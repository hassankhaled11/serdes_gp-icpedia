==> flow/design.v <==
`timescale 1ns / 1fs
module Digital_Loop_Filter (
    input Up,
    Dn,
    input clk,   
    input rst_n,   
    output [10:0] code
);
  parameter PHUG = 3;
  parameter PHASE_WIDTH = 16;
  parameter FREQ_WIDTH = 16;
  parameter FRUG = 3;
  reg [FREQ_WIDTH-1:0] freq_integrator;
  reg [PHASE_WIDTH-1:0] phase_integrator;
  wire [1:0] UP_DN;
  assign code  = phase_integrator[PHASE_WIDTH-1:PHASE_WIDTH-11];   
  assign UP_DN = {Up, Dn};
  always @(posedge clk or negedge rst_n) begin
    if (!rst_n) begin
      phase_integrator <= 0;
      freq_integrator  <= 0;
    end else begin
      case ({
        Up, Dn
      })
        2'b10: begin   
          freq_integrator <= FRUG * (Up - Dn) + (freq_integrator);
          phase_integrator  <=  phase_integrator  + freq_integrator[FREQ_WIDTH-2:FREQ_WIDTH-10] + PHUG*(Up - Dn);  
        end
        2'b01: begin   
          freq_integrator <= FRUG * (Up - Dn) + (freq_integrator);
          phase_integrator <= phase_integrator - $unsigned(
              ~freq_integrator[FREQ_WIDTH-2:FREQ_WIDTH-10]
          ) + PHUG * (Up - Dn);   
        end
      endcase
    end
  end
endmodule
Reports on Digital_Loop_Filter
Tool output for the design above, in the order of the flow.
Lines are those of the file above, counted from 1.
Library cell names are shortened.
Not given: --
- top module: Digital_Loop_Filter
- clock input: clk
- library: sky130hd
- corner: tt_025C_1v80

Word level
Source: Yosys, flattened and elaborated, memories not mapped. Widths are those after wreduce. Registers that Yosys merges into a memory's read port (data or address) are not register bits. Print and check cells do not count.
- register bits after elaboration: 32
- input port bits: 4
- cells after elaboration: 15
- $add $sub $neg: 6
- noted multipliers: 1
- eq/ne operators at 2
- noted mux-type cells: 1
- bitwise gates (word level) at 1
- noted reductions and logical operators: 2
- operators with widths (cell ; count):
    16-bit adder ; 2
    16-bit case mux with 2-bit select ; 1
    16-bit by 5-bit adder with 16-bit output ; 1
    16-bit by 9-bit adder with 16-bit output ; 1
    16-bit by 9-bit subtractor with 16-bit output ; 1
    3-bit by 2-bit multiplier with 5-bit output (first input constant) ; 1
    9-bit inverter ; 1
    1-bit by 1-bit subtractor with 2-bit output ; 1
    2-bit by 1-bit equality test with 1-bit output (second input constant) ; 1
    2-bit equality test (second input constant) ; 1
    2-bit nonzero test ; 1
    2-bit OR reduction ; 1

Longest topological paths
Longest topological path by Yosys (ltp), each cell counted once; first at word level (registers and memories cut), then after technology mapping (sequential cells cut; the memories' decode and read muxes count).
- noted depth in word-level cells: 4
- noted ABC_AREA: 1
- noted gate-level depth with buffers: 18
- depth with buffers taken out: 17

Synthesis result
The flow's flattened synthesis, as Yosys stat reports it; memories are mapped. The netlist is that of the ABC_AREA named above (0 if unset); the other value can give another one.
The area totals of this step are shown rounded.
- standard cells after synthesis: 607
- synthesis area: 3950 µm²
- flip-flop cells: 31
- noted buffer cells: 21
- cell types (type ; count):
    dfrtp_1 ; 31
    nand2_1 ; 196
    ha_1 ; 49
    inv_1 ; 95
    nand3_1 ; 61
    fa_1 ; 12
    a21oi_1 ; 34
    o21ai_0 ; 24
    nor2_1 ; 31
    buf_4 ; 12
    xnor2_1 ; 6
    xor2_1 ; 6
    nand4_1 ; 5
    o21bai_1 ; 4
    nand2_2 ; 4
    o21ai_1 ; 5
    or2_1 ; 4
    buf_6 ; 2
Not listed: further types 14, cells in them 26.

Timing after synthesis
OpenSTA on the mapped netlist: ideal clock, no wires. The path of least setup slack (recovery checks aside). Input and output delay are each 20% of the period. Register names are those of the netlist, which keeps one name where synthesis merged equal registers.
- kind: input port to flip-flop
- start point: in Up
- end point: reg phase_integrator[11]
- noted period: 4860 ps
- noted setup time: 121 ps
- arrival time: 3536 ps
- required time at 4739 ps
- noted path slack: 1203 ps
- delay of the path at 2685 ps
- driving pins on the path at 18
- noted buffers on the path: 1
- period reached after synthesis at 3657 ps
"delay of the path" = arrival - input delay + setup time.
"driving pins on the path" counts driving pins, that of a launching flip-flop among them; a cell with two outputs on the path counts twice.
"period reached after synthesis" is the clock period less the worst setup slack; recovery checks do not enter. This is arithmetic on one report: input and output delays are still those of the set period (20% each).
The rows between start and end are the longest chain of elaborated cells between them; the timing report does not say that the signal goes this way. Where chains are equally long, one stands for them.
A line is the first line of the expression or statement that the cell stems from. Yosys adds cells for indexed reads and writes and turns some case tables into memories.
At most two assigning lines are given for a register; there are more.
- cells stage by stage: inv_1 > ha_1 > inv_1 > buf_4 > ha_1 > inv_1 > ha_1 > inv_1 > o21ai_0 > inv_1 > nand2_1 > inv_1 > nand2_1 > nand2_1 > nand3_1 > nand2_1 > nand2_1 > o21ai_1
- noted length of the longest elaborated chain: 4
- elaborated cells between the ends (all ways) at 8
- classes of those cells: add/sub: 3; mul: 1; eq/ne: 2; mux: 1; reduce/logical: 1
- ends and longest elaborated chain, after synthesis (element ; RTL line ; text):
    from (decl) ; 3 ; input Up,
    1-bit by 1-bit subtractor with 2-bit output ; 34 ; ) + PHUG * (Up - Dn);
    3-bit by 2-bit multiplier with 5-bit output ; 34 ;
    16-bit by 5-bit adder with 16-bit output ; 32 ; phase_integrator <= phase_integrator - $unsigned(
    16-bit case mux with 2-bit select ; 23 ; case ({
    to (assign) ; 28 ; phase_integrator  <=  phase_integrator  + freq_integrator[FREQ_WIDTH-2:FREQ_WIDTH-10] + PHUG*(Up - Dn);
    to (assign) ; 32 ;
    to (decl) ; 14 ; reg [PHASE_WIDTH-1:0] phase_integrator;

Timing after layout
Path of least setup slack in the final report of flow run A (OpenROAD, finished layout, wires in). Where an end is a register, its clock arrival counts in the times.
The report prints the path's times to 10 ps; the period is as set.
- kind: input port to flip-flop
- start point: in Up
- end point: reg phase_integrator[12]
- noted period: 3740 ps
- noted setup time: 110 ps
- arrival time: 3660 ps
- required time at 3910 ps
- noted path slack: 250 ps
- driving pins on the path at 16
- noted buffers on the path: 3
The rows between start and end are the longest chain of elaborated cells between them; the timing report does not say that the signal goes this way. Where chains are equally long, one stands for them.
At most two assigning lines are given for a register; there are more.
- cells stage by stage: clkdlybuf4s50_1 > inv_1 > ha_2 > buf_12 > fa_1 > ha_1 > buf_4 > nand2_1 > nor2_1 > nand3_1 > nand3_1 > nand2_1 > nand3_1 > nand2_1 > nand2_1 > nand2_1
- noted length of the longest elaborated chain: 4
- elaborated cells between the ends (all ways) at 8
- classes of those cells: add/sub: 3; mul: 1; eq/ne: 2; mux: 1; reduce/logical: 1
- ends and longest elaborated chain, post-layout (element ; RTL line ; text):
    from (decl) ; 3 ; input Up,
    1-bit by 1-bit subtractor with 2-bit output ; 34 ; ) + PHUG * (Up - Dn);
    3-bit by 2-bit multiplier with 5-bit output ; 34 ;
    16-bit by 5-bit adder with 16-bit output ; 32 ; phase_integrator <= phase_integrator - $unsigned(
    16-bit case mux with 2-bit select ; 23 ; case ({
    to (assign) ; 28 ; phase_integrator  <=  phase_integrator  + freq_integrator[FREQ_WIDTH-2:FREQ_WIDTH-10] + PHUG*(Up - Dn);
    to (assign) ; 32 ;
    to (decl) ; 14 ; reg [PHASE_WIDTH-1:0] phase_integrator;

==> runs of Digital_Loop_Filter <==
Stored flow runs of Digital_Loop_Filter (2 of them; Yosys, OpenROAD, sky130hd). They differ in their settings and are not a sequence. Constraints: input delay and output delay 20% of the set period each, output load 0.01 pF.
"achieved clock period": clock period set for the run, less the worst setup slack. It is reckoned from that one timing run; input and output delays stay at 20% of the period that was set.
"time on the worst setup path" is the time allowed to the run's worst setup path (the clock period less input and output delay, where it has them) less its slack. Clock arrival times count: a late capture clock shortens it, a late launch clock lengthens it.
"time on the worst setup path" is given in steps of 10 ps.
Results are given in rounded form.

Flow run A
Settings were period_ns = 3.74; CORE_UTILIZATION = 47; CORE_ASPECT_RATIO = 0.63; CORE_MARGIN = 8; CELL_PAD_IN_SITES_GLOBAL_PLACEMENT = 0; CELL_PAD_IN_SITES_DETAIL_PLACEMENT = 1; ABC_AREA = 1; GPL_ROUTABILITY_DRIVEN = 1; CTS_CLUSTER_SIZE = 98; CAP_MARGIN = 25; SLEW_MARGIN = 25; MIN_ROUTING_LAYER = met1; MAX_ROUTING_LAYER = met4
- noted the total negative slack on setup checks: 0 ps
- noted the standard-cell area after routing: 4350 µm²
- noted the utilization in the final report: 53.5%
- worst setup slack after layout at 251 ps
- achieved clock period: 3489 ps
- full die area at 11700 µm²
- worst hold slack in the final report: 489 ps
- noted the Yosys chip area after synthesis: 3950 µm²
- noted the time on the worst setup path: 2740 ps
- class of the worst setup path: input port to flip-flop

Flow run B
Settings were period_ns = 3.23; CAP_MARGIN = 20; CORE_MARGIN = 2; CORE_UTILIZATION = 40; SLEW_MARGIN = 20
- noted the total negative slack on setup checks: -193 ps
- noted the standard-cell area after routing: 4880 µm²
- noted the utilization in the final report: 56.3%
- worst setup slack after layout at -121 ps
- achieved clock period: 3351 ps
- full die area at 9710 µm²
- worst hold slack in the final report: 508 ps
- noted the Yosys chip area after synthesis: 3570 µm²
- noted the time on the worst setup path: 2710 ps
- class of the worst setup path: input port to flip-flop
