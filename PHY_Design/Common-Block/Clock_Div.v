==> flow/design.v <==
module Clock_Div #(parameter WIDTH = 8)
				(
					input Ref_Clk,
					input rst,
					input [WIDTH-1:0] div_ratio,
					output reg divided_clk
				);
wire [WIDTH-2:0] half ;
reg  [WIDTH-2:0] count;
always @(posedge Ref_Clk or negedge rst) begin
	if(!rst) begin
		divided_clk <= 1'b1;
		count <= 'b1; 
	end
	else if(count == half) begin 
		divided_clk <= ~divided_clk;
		count <= 'b1;
	end else begin
		count <= count + 1'b1;
	end
end
assign half = (div_ratio >> 1);
endmodule 
# --- Step by step through the tools: Clock_Div ---
# The steps from the RTL of Clock_Div to its reports follow in flow order.
# Lines are those of the file above, counted from 1.
# Operators carry their Yosys type and port widths (W data, S select, Z words).
setup:
  top: "Clock_Div"
  clock: "Ref_Clk"
  library: "sky130hd"
  lib_corner: "tt_025C_1v80"

# --- Word level ---
# Source: Yosys, flattened and elaborated, memories not mapped. Widths are those after wreduce; folded enables and synchronous resets count as part of the registers. Registers that Yosys merges into a memory's read port (data or address) are not register bits. Print and check cells do not count. Equal cells are merged and count once.
word_totals:
  regBits: 8
  inputBits: 10
  out_inout_bits: 1
classes:
  n_addsub: 1
  equal: 1
  mux: 1
  n_logic: 1
op_table:
  columns: ["op", "n"]
  rows:
  - ["$add A7 B1 Y7 const B", 1]
  - ["$eq A7 B7 Y1", 1]
  - ["$mux W7", 1]
  - ["$not A1 Y1", 1]

# --- Depth ---
# Longest topological path by Yosys (ltp), each cell counted once; first at word level (registers and memories cut), then after technology mapping (sequential cells cut; the memories' decode and read muxes count).
logic_depth:
  depth_word: 2
  abc_area: 0
  ltp_mapped: 5
  mapped_depth_nobuf: 5

# --- Mapped cells and area ---
# Source: synth_stat.txt of the flow (Yosys; design flattened, memories mapped). It holds for the ABC_AREA given above (unset counts as 0); a run with the other value may have another netlist.
synth_totals:
  cell_count: 36
  mapped_area_um2: 412.9
  flip_flops: 8
by_type:
  columns: ["type", "n", "type_area_um2"]
  rows:
  - ["sky130_fd_sc_hd__dfrtp_1", 6, 150.144]
  - ["sky130_fd_sc_hd__xnor2_1", 7, 61.309]
  - ["sky130_fd_sc_hd__dfstp_2", 2, 52.55]
  - ["sky130_fd_sc_hd__xor2_1", 6, 52.55]
  - ["sky130_fd_sc_hd__nor2_1", 6, 22.522]
  - ["sky130_fd_sc_hd__nor4_4", 1, 21.27]
  - ["sky130_fd_sc_hd__ha_1", 1, 12.512]
  - ["sky130_fd_sc_hd__nand3_1", 2, 10.01]
  - ["sky130_fd_sc_hd__and2b_1", 1, 7.507]
  - ["sky130_fd_sc_hd__and3_1", 1, 6.256]
  - ["sky130_fd_sc_hd__nand2b_1", 1, 6.256]
  - ["sky130_fd_sc_hd__nand4_1", 1, 6.256]
  - ["sky130_fd_sc_hd__nand2_1", 1, 3.754]

# --- Worst setup path after synthesis ---
# Source: OpenSTA report_checks on the synthesized netlist (no wires, ideal clock, input and output delay 20% of the period each), path of least setup slack; recovery checks are left aside. Register names are those of the netlist, which keeps one name where synthesis merged equal registers.
synth_path:
  path_kind: "input port to flip-flop"
  start: "in div_ratio[3]"
  end: "reg count[1]"
  period_ps: 2090
  setup_time_ps: 118
  launch_ps: 418
  t_arrival_ps: 1217
  slack_ps: 755
  path_delay_ps: 917
  path_stages: 3
  n_path_buf: 0
  period_less_setup_slack_ps: 1335
# "path_delay_ps" is the arrival time less input delay plus setup time.
# "path_stages" counts driving pins, that of a launching flip-flop among them; a cell with two outputs on the path counts twice.
# "period_less_setup_slack_ps" is the clock period less the worst setup slack; recovery checks do not enter. This is arithmetic on one report: input and output delays are still those of the set period (20% each).
# Between the ends stands the longest chain of elaborated cells between them, by number of cells; it is not shown to be the way that was timed. Of several equally long chains one is given.
# Each line given opens the expression or statement behind the cell; cells for indexed reads and writes are added by Yosys, which also makes memories of some case tables.
# A register here has more assigning lines than the two given.
synth_between:
  cell_sequence: "sky130_fd_sc_hd__xor2_1 sky130_fd_sc_hd__nor4_4 sky130_fd_sc_hd__and2b_1"
  elab_chain_cells: 2
synth_rtl:
  columns: ["item", "line", "rtl"]
  rows:
  - ["from (decl)", 5, "input [WIDTH-1:0] div_ratio,"]
  - ["$eq A7 B7 Y1", 15, "else if(count == half) begin"]
  - ["$mux W7", 15, null]
  - ["to (assign)", 13, "count <= 'b1;"]
  - ["to (assign)", 19, "count <= count + 1'b1;"]
  - ["to (decl)", 9, "reg  [WIDTH-2:0] count;"]

# --- Worst path after layout ---
# From the final timing report of run 2: the path of least setup slack in the routed layout; clock arrival at registers is part of the times.
# The report prints the path's times to 10 ps; the period is as set.
layout_path:
  path_kind: "flip-flop to output port"
  start: "reg divided_clk"
  end: "out divided_clk"
  period_ps: 1940
  output_delay_ps: 390
  launch_ps: 240
  t_arrival_ps: 1320
  slack_ps: 240
  path_stages: 2
  n_path_buf: 1
layout_between:
  cell_sequence: "sky130_fd_sc_hd__dfstp_2 sky130_fd_sc_hd__clkdlybuf4s50_1"
  elab_chain_cells: 0
layout_rtl:
  columns: ["item", "line", "rtl"]
  rows:
  - ["from (decl)", 6, "output reg divided_clk"]
  - ["from (assign)", 12, "divided_clk <= 1'b1;"]
  - ["from (assign)", 16, "divided_clk <= ~divided_clk;"]
  - ["to (decl)", 6, null]

2 stored runs of Clock_Div in the flow (synthesis by Yosys, layout by OpenROAD, sky130hd cells), in arbitrary order. Constraints: input delay and output delay 20% of the set period each, output load 0.01 pF.
By "period_reached_ps" is meant the clock period of the run minus its worst setup slack. This is arithmetic on one report: input and output delays are still those of the set period (20% each).
"worst_setup_path_time_ps": the worst setup path's part of the clock period (all of it between registers, 20% less for each end at a port) less its slack. A launch clock that arrives late makes it longer, a capture clock that arrives late makes it shorter.
By "power.total_mw" is meant OpenSTA's value without simulated activity: inputs other than the clock are taken to toggle once in ten clock periods, and the tool carries that through the logic.
"worst_setup_path_time_ps" is known to 10 ps.

--- run 1 ---
==> flow/run.sh <==
#!/bin/bash
# the make line also repeats the synthesis and layout settings of config.mk as NAME=value (left out here)
make -C /OpenROAD-flow-scripts/flow DESIGN_CONFIG=/design/flow/config.mk WORK_HOME=/design/flow/orfs CLKGATE_MAP_FILE= finish
==> flow/config.mk <==
export PLATFORM = sky130hd
export DESIGN_NAME = Clock_Div
export DESIGN_NICKNAME = Clock_Div
export VERILOG_FILES = /design/flow/design.v
export SDC_FILE = /design/flow/constraint.sdc
export NUM_CORES = 4
export LEC_CHECK = 0
export ABC_AREA = 0
export CAP_MARGIN = 20
export CORE_ASPECT_RATIO = 1.16
export CORE_MARGIN = 3
export CORE_UTILIZATION = 67
export GPL_ROUTABILITY_DRIVEN = 1
export GPL_TIMING_DRIVEN = 1
export MIN_ROUTING_LAYER = met1
export PLACE_DENSITY_LB_ADDON = 0.06
export SLEW_MARGIN = 25
export TNS_END_PERCENT = 80
==> flow/constraint.sdc <==
create_clock -name core_clock -period 0.773 [get_ports {Ref_Clk}]
set_input_delay 0.1546 -clock core_clock [delete_from_list [all_inputs] [get_ports {Ref_Clk}]]
set_output_delay 0.1546 -clock core_clock [all_outputs]
set_load 0.01 [all_outputs]

==> results, as YAML <==
outcome: "stopped before the end: floorplanning reported PDN-0185"

--- run 2 ---
==> flow/run.sh <==
#!/bin/bash
# the make line also repeats the synthesis and layout settings of config.mk as NAME=value (left out here)
make -C /OpenROAD-flow-scripts/flow DESIGN_CONFIG=/design/flow/config.mk WORK_HOME=/design/flow/orfs CLKGATE_MAP_FILE= finish
==> flow/config.mk <==
export PLATFORM = sky130hd
export DESIGN_NAME = Clock_Div
export DESIGN_NICKNAME = Clock_Div
export VERILOG_FILES = /design/flow/design.v
export SDC_FILE = /design/flow/constraint.sdc
export NUM_CORES = 4
export LEC_CHECK = 0
export CAP_MARGIN = 20
export CORE_ASPECT_RATIO = 1.26
export CORE_MARGIN = 8
export CORE_UTILIZATION = 37
export GPL_ROUTABILITY_DRIVEN = 1
export HOLD_SLACK_MARGIN = -0.03
export MAX_ROUTING_LAYER = met4
export MIN_ROUTING_LAYER = met1
export PLACE_DENSITY_LB_ADDON = 0.27
export SLEW_MARGIN = 30
==> flow/constraint.sdc <==
create_clock -name core_clock -period 1.94 [get_ports {Ref_Clk}]
set_input_delay 0.3880 -clock core_clock [delete_from_list [all_inputs] [get_ports {Ref_Clk}]]
set_output_delay 0.3880 -clock core_clock [all_outputs]
set_load 0.01 [all_outputs]

==> results, as YAML <==
results:
  tns_setup_ps: 0
  period_reached_ps: 1704
  utilization_pct: 53.0
  power.total_mw: 0.7486
  die_footprint_um2: 2448.2
  synthArea_um2: 412.9
  finish.stdcell_area_um2: 551.8
  worst_setup_path_time_ps: 1320
  path_kind: "flip-flop to output port"
  fin_ws_ps: 236
